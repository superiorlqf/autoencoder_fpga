==> flow/design.v <==
module vv_mac_pe#(
    parameter   INPUT_W     = 16,
    parameter   WEIGHT_W    = 8,
    parameter   BIAS_W      = 15,
    parameter   OUTPUT_W    = 17,
    parameter   OVERLFOW_W  = 9 
)(
    input                   clk     ,
    input                   rst_n   ,
    input   [INPUT_W-1:0]   din     ,    
    input   [BIAS_W-1:0]    bias    ,    
    input   [WEIGHT_W-1:0]  weight  ,    
    input                   sel     ,
    input                   en      ,    
    input                   clr     ,    
    output  [OUTPUT_W-1:0]  dout   
);
localparam  CALC_W = WEIGHT_W + INPUT_W + 2; 
wire [CALC_W-1:0]       result_mul;
wire [CALC_W-1:0]       result_add;
wire [CALC_W-1:0]       result_sel;
wire [INPUT_W-1:0]      din_s;
reg  [CALC_W-1:0]       dout_tmp;
assign din_s = en?din:0;
assign result_mul = $signed(weight) * $signed(din_s);
assign result_sel = sel?{{(CALC_W-BIAS_W){bias[BIAS_W-1]}},bias}:result_mul;
assign result_add = $signed(dout_tmp) + $signed(result_sel);
always @(posedge clk,negedge rst_n) begin
    if(~rst_n)begin
        dout_tmp <= 'd0;
    end
    else if(clr)begin
        dout_tmp <= 'd0;
    end
    else if(en)begin
        dout_tmp <= result_add;
    end
end
assign dout = ($signed(dout_tmp) >= $signed({{(OVERLFOW_W+1){1'b0}},{(OUTPUT_W-1){1'b1}}}))?{1'b0,{(OUTPUT_W-1){1'b1}}}: 
              ($signed(dout_tmp) <= $signed({{(OVERLFOW_W+1){1'b1}},1'b1,{(OUTPUT_W-2){1'b0}}}))?{1'b1,{(OUTPUT_W-1){1'b0}}}:dout_tmp[CALC_W-1-OVERLFOW_W-:OUTPUT_W]; 
endmodule
* Reports on vv_mac_pe
What the tools print for vv_mac_pe, step after step.
Lines are those of the file above, counted from 1.
Library cell names are shortened.
Not given: n/a
- Top module :: vv_mac_pe
- Clock :: clk
- Library :: sky130hd
- Library corner :: tt_025C_1v80

* Word level
Counts by Yosys on the flattened word-level netlist (proc, flatten, opt, wreduce; memories kept). Register bits leave out memories and registers merged into their read ports (data or address). Print and check cells are left out. Cells with the same type and inputs are merged into one.
- Flip-flop bits (word level) :: 26
- Add/sub/neg operators :: 1
- Multipliers :: 1
- Order comparisons :: 2
- Muxes and demuxes :: 6
- Reduce/logical cells :: 1
** Operators by type and width (number)
- 8-bit by 16-bit multiplier with 24-bit output :: 1
- 26-bit two-way mux :: 3
- 17-bit two-way mux :: 2
- 26-bit by 16-bit less-or-equal comparator with 1-bit output (second input constant) :: 1
- 26-bit by 17-bit >= comparator with 1-bit output (second input constant) :: 1
- 26-bit adder :: 1
- 16-bit two-way mux :: 1
- 2-bit nonzero test :: 1

* Logic depth
Yosys ltp: most cells in a row. Word level: on the elaborated netlist, between registers, memories and ports. Mapped: between sequential cells and ports; inverters and the memories' decode and read muxes count.
- Word-level depth :: 6
- ABC_AREA :: 0
- Gate-level depth with buffers :: 30
- Mapped depth without buffers :: 27

* Mapped cells and area
The flow's flattened synthesis, as Yosys stat reports it; memories are mapped. The netlist is that of the ABC_AREA named above (0 if unset); the other value can give another one.
- Cell count :: 888
- Synthesis area :: 7539.7 sq um
- Flip-flops :: 26
** Cells by type
- fa_1 :: number 104, total area 2.08E+03 sq um
- ha_1 :: number 70, total area 875.84 sq um
- dfrtp_1 :: number 26, total area 650.624 sq um
- inv_1 :: number 161, total area 604.33 sq um
- and3_1 :: number 94, total area 588.064 sq um
- xnor2_1 :: number 29, total area 253.994 sq um
- a21o_1 :: number 30, total area 225.216 sq um
- mux2i_1 :: number 22, total area 220.211 sq um
- a21oi_1 :: number 43, total area 215.206 sq um
- o21ai_0 :: number 32, total area 160.154 sq um
- nor2_1 :: number 41, total area 153.898 sq um
- nand2_1 :: number 40, total area 150.144 sq um
- nand3_1 :: number 28, total area 140.134 sq um
- clkbuf_1 :: number 34, total area 127.622 sq um
- xor2_1 :: number 11, total area 96.342 sq um
- nor3_1 :: number 11, total area 55.053 sq um
- a211oi_1 :: number 7, total area 52.55 sq um
- mux2_2 :: number 4, total area 45.043 sq um
Other cell types: 44; their cells: 101.

* Timing after synthesis
OpenSTA on the mapped netlist: ideal clock, no wires. The path of least setup slack (recovery checks aside). Input and output delay are each 20% of the period. Register names are those of the netlist, which keeps one name where synthesis merged equal registers.
- Path kind :: input-to-reg
- Start :: input en
- End :: register dout_tmp[25]
- Clock period :: 9030 ps
- Data arrival time :: 8418 ps
- Data required time :: 8891 ps
- Path slack :: 474 ps
- Delay of the path :: 6751 ps
- Stages :: 27
- Path buffers :: 3
- Synthesis period reached :: 8556 ps
"delay of the path" = arrival - input delay + setup time.
"stages" counts driving pins, that of a launching flip-flop among them; a cell with two outputs on the path counts twice.
"synthesis period reached" is the clock period less the worst setup slack; recovery checks do not enter. This is arithmetic on one report: input and output delays are still those of the set period (20% each).
Between the ends stands the longest chain of elaborated cells between them, by number of cells; it is not shown to be the way that was timed. Of several equally long chains one is given.
Each line given opens the expression or statement behind the cell; cells for indexed reads and writes are added by Yosys, which also makes memories of some case tables.
A register here has more assigning lines than the two given.
- Path through :: clkbuf_1 > buf_1 > clkbuf_1 > nand3_1 > fa_1 > fa_1 > inv_1 > fa_1 > inv_1 > fa_1 > inv_1 > ha_1 > a21o_1 > a211oi_1 > o21ai_0 > a211oi_1 > xor2_1 > o21ai_0 > ha_1 > nand3_1 > nor2_1 > and4_1 > a32oi_2 > a31oi_1 > a31oi_4 > mux2i_1 > or4_1
- Length of the longest elaborated chain :: 6
- Elaborated cells between the ends (all ways) :: 7
- RTL lines with such cells :: 6
- Classes of those cells :: 1 x add/sub; 1 x mul; 4 x mux; 1 x reduce/logical
** Ends and longest elaborated chain, post-synthesis
- start, declared :: RTL line 14 : input                   en      ,
- 16-bit two-way mux :: RTL line 24 : assign din_s = en?din:0;
- 8-bit by 16-bit multiplier with 24-bit output :: RTL line 25 : assign result_mul = $signed(weight) * $signed(din_s);
- 26-bit two-way mux :: RTL line 26 : assign result_sel = sel?{{(CALC_W-BIAS_W){bias[BIAS_W-1]}},bias}:result_mul;
- 26-bit adder :: RTL line 27 : assign result_add = $signed(dout_tmp) + $signed(result_sel);
- 26-bit two-way mux :: RTL line 35 : else if(en)begin
- 26-bit two-way mux :: RTL line 32 : else if(clr)begin
- end, assigned :: RTL line 33 : dout_tmp <= 'd0;
- end, assigned :: RTL line 36 : dout_tmp <= result_add;
- end, declared :: RTL line 23 : reg  [CALC_W-1:0]       dout_tmp;

* Timing after layout
From the final timing report of flow run 2: the path of least setup slack in the routed layout; clock arrival at registers is part of the times.
The path's times are printed in steps of 10 ps; the period is the one set.
- Path kind :: input-to-reg
- Start :: input weight[7]
- End :: register dout_tmp[25]
- Clock period :: 9610 ps
- Data arrival time :: 9320 ps
- Data required time :: 9770 ps
- Path slack :: 450 ps
- Stages :: 26
- Path buffers :: 1
Between the ends stands the longest chain of elaborated cells between them, by number of cells; it is not shown to be the way that was timed. Of several equally long chains one is given.
A register here has more assigning lines than the two given.
- Path through :: clkdlybuf4s50_1 > clkinvlp_4 > a21oi_1 > fa_1 > fa_1 > fa_1 > inv_1 > fa_1 > inv_1 > ha_1 > o21ai_0 > nor2_1 > nor2_1 > o31ai_1 > a21o_1 > a211oi_1 > o41ai_2 > ha_1 > a21o_1 > a21oi_1 > o21ai_0 > o211ai_1 > a31oi_2 > a31oi_4 > mux2i_1 > or4_1
- Length of the longest elaborated chain :: 5
- Elaborated cells between the ends (all ways) :: 5
- RTL lines with such cells :: 5
- Classes of those cells :: 1 x add/sub; 1 x mul; 3 x mux
** Ends and longest elaborated chain, post-layout
- start, declared :: RTL line 12 : input   [WEIGHT_W-1:0]  weight  ,
- 8-bit by 16-bit multiplier with 24-bit output :: RTL line 25 : assign result_mul = $signed(weight) * $signed(din_s);
- 26-bit two-way mux :: RTL line 26 : assign result_sel = sel?{{(CALC_W-BIAS_W){bias[BIAS_W-1]}},bias}:result_mul;
- 26-bit adder :: RTL line 27 : assign result_add = $signed(dout_tmp) + $signed(result_sel);
- 26-bit two-way mux :: RTL line 35 : else if(en)begin
- 26-bit two-way mux :: RTL line 32 : else if(clr)begin
- end, assigned :: RTL line 33 : dout_tmp <= 'd0;
- end, assigned :: RTL line 36 : dout_tmp <= result_add;
- end, declared :: RTL line 23 : reg  [CALC_W-1:0]       dout_tmp;

Subject: flow runs of vv_mac_pe

Hi,

Design vv_mac_pe on sky130hd. What follows are 2 stored runs of the flow, each under its own settings; their order means nothing. The constraints put input and output delay at 20% of the set period each and load the outputs with 0.01 pF.
"clock period reached": clock period set for the run, less the worst setup slack. It is reckoned from that one timing run; input and output delays stay at 20% of the period that was set.
"worst setup path time" means the part of the period allowed to the worst setup path (the constraints hold back 20% at inputs and 20% at outputs) less its slack; where the path has registers, the arrival times of their clocks count too.
By "total power of the final layout" is meant OpenSTA's value without simulated activity: inputs other than the clock are taken to toggle once in ten clock periods, and the tool carries that through the logic.
"worst setup path time" is known to 10 ps.

** Flow run 1
- Settings :: period_ns=7.78; CORE_UTILIZATION=72; SETUP_SLACK_MARGIN=1.85; PLACE_DENSITY_LB_ADDON=0.23; CORE_MARGIN=8; CELL_PAD_IN_SITES_DETAIL_PLACEMENT=1; TNS_END_PERCENT=70; GPL_TIMING_DRIVEN=0; CAP_MARGIN=10; SLEW_MARGIN=0; MIN_ROUTING_LAYER=met2
- Outcome :: unfinished; error DPL-0033 in placement

** Flow run 2
- Settings :: period_ns=9.61; CORE_UTILIZATION=72; PLACE_DENSITY_LB_ADDON=0.08; HOLD_SLACK_MARGIN=0.0; TNS_END_PERCENT=45; GPL_ROUTABILITY_DRIVEN=1; CTS_CLUSTER_SIZE=79; MAX_ROUTING_LAYER=met4; CAP_MARGIN=20; CORE_MARGIN=2; SLEW_MARGIN=20
- Utilization of the finished layout :: 0.808
- Setup slack of the worst path :: 447 ps
- Standard-cell area after routing :: 8261.7 sq um
- Die footprint :: 11306.1 sq um
- Clock period reached :: 9163 ps
- Total power of the final layout :: 1.776 mW
- Worst-case hold slack :: 616 ps
- Sum of negative setup slack :: 0 ps
- Netlist area reported by Yosys :: 7539.7 sq um
- Worst setup path time :: 7240 ps
- Critical path kind :: input-to-reg

Regards
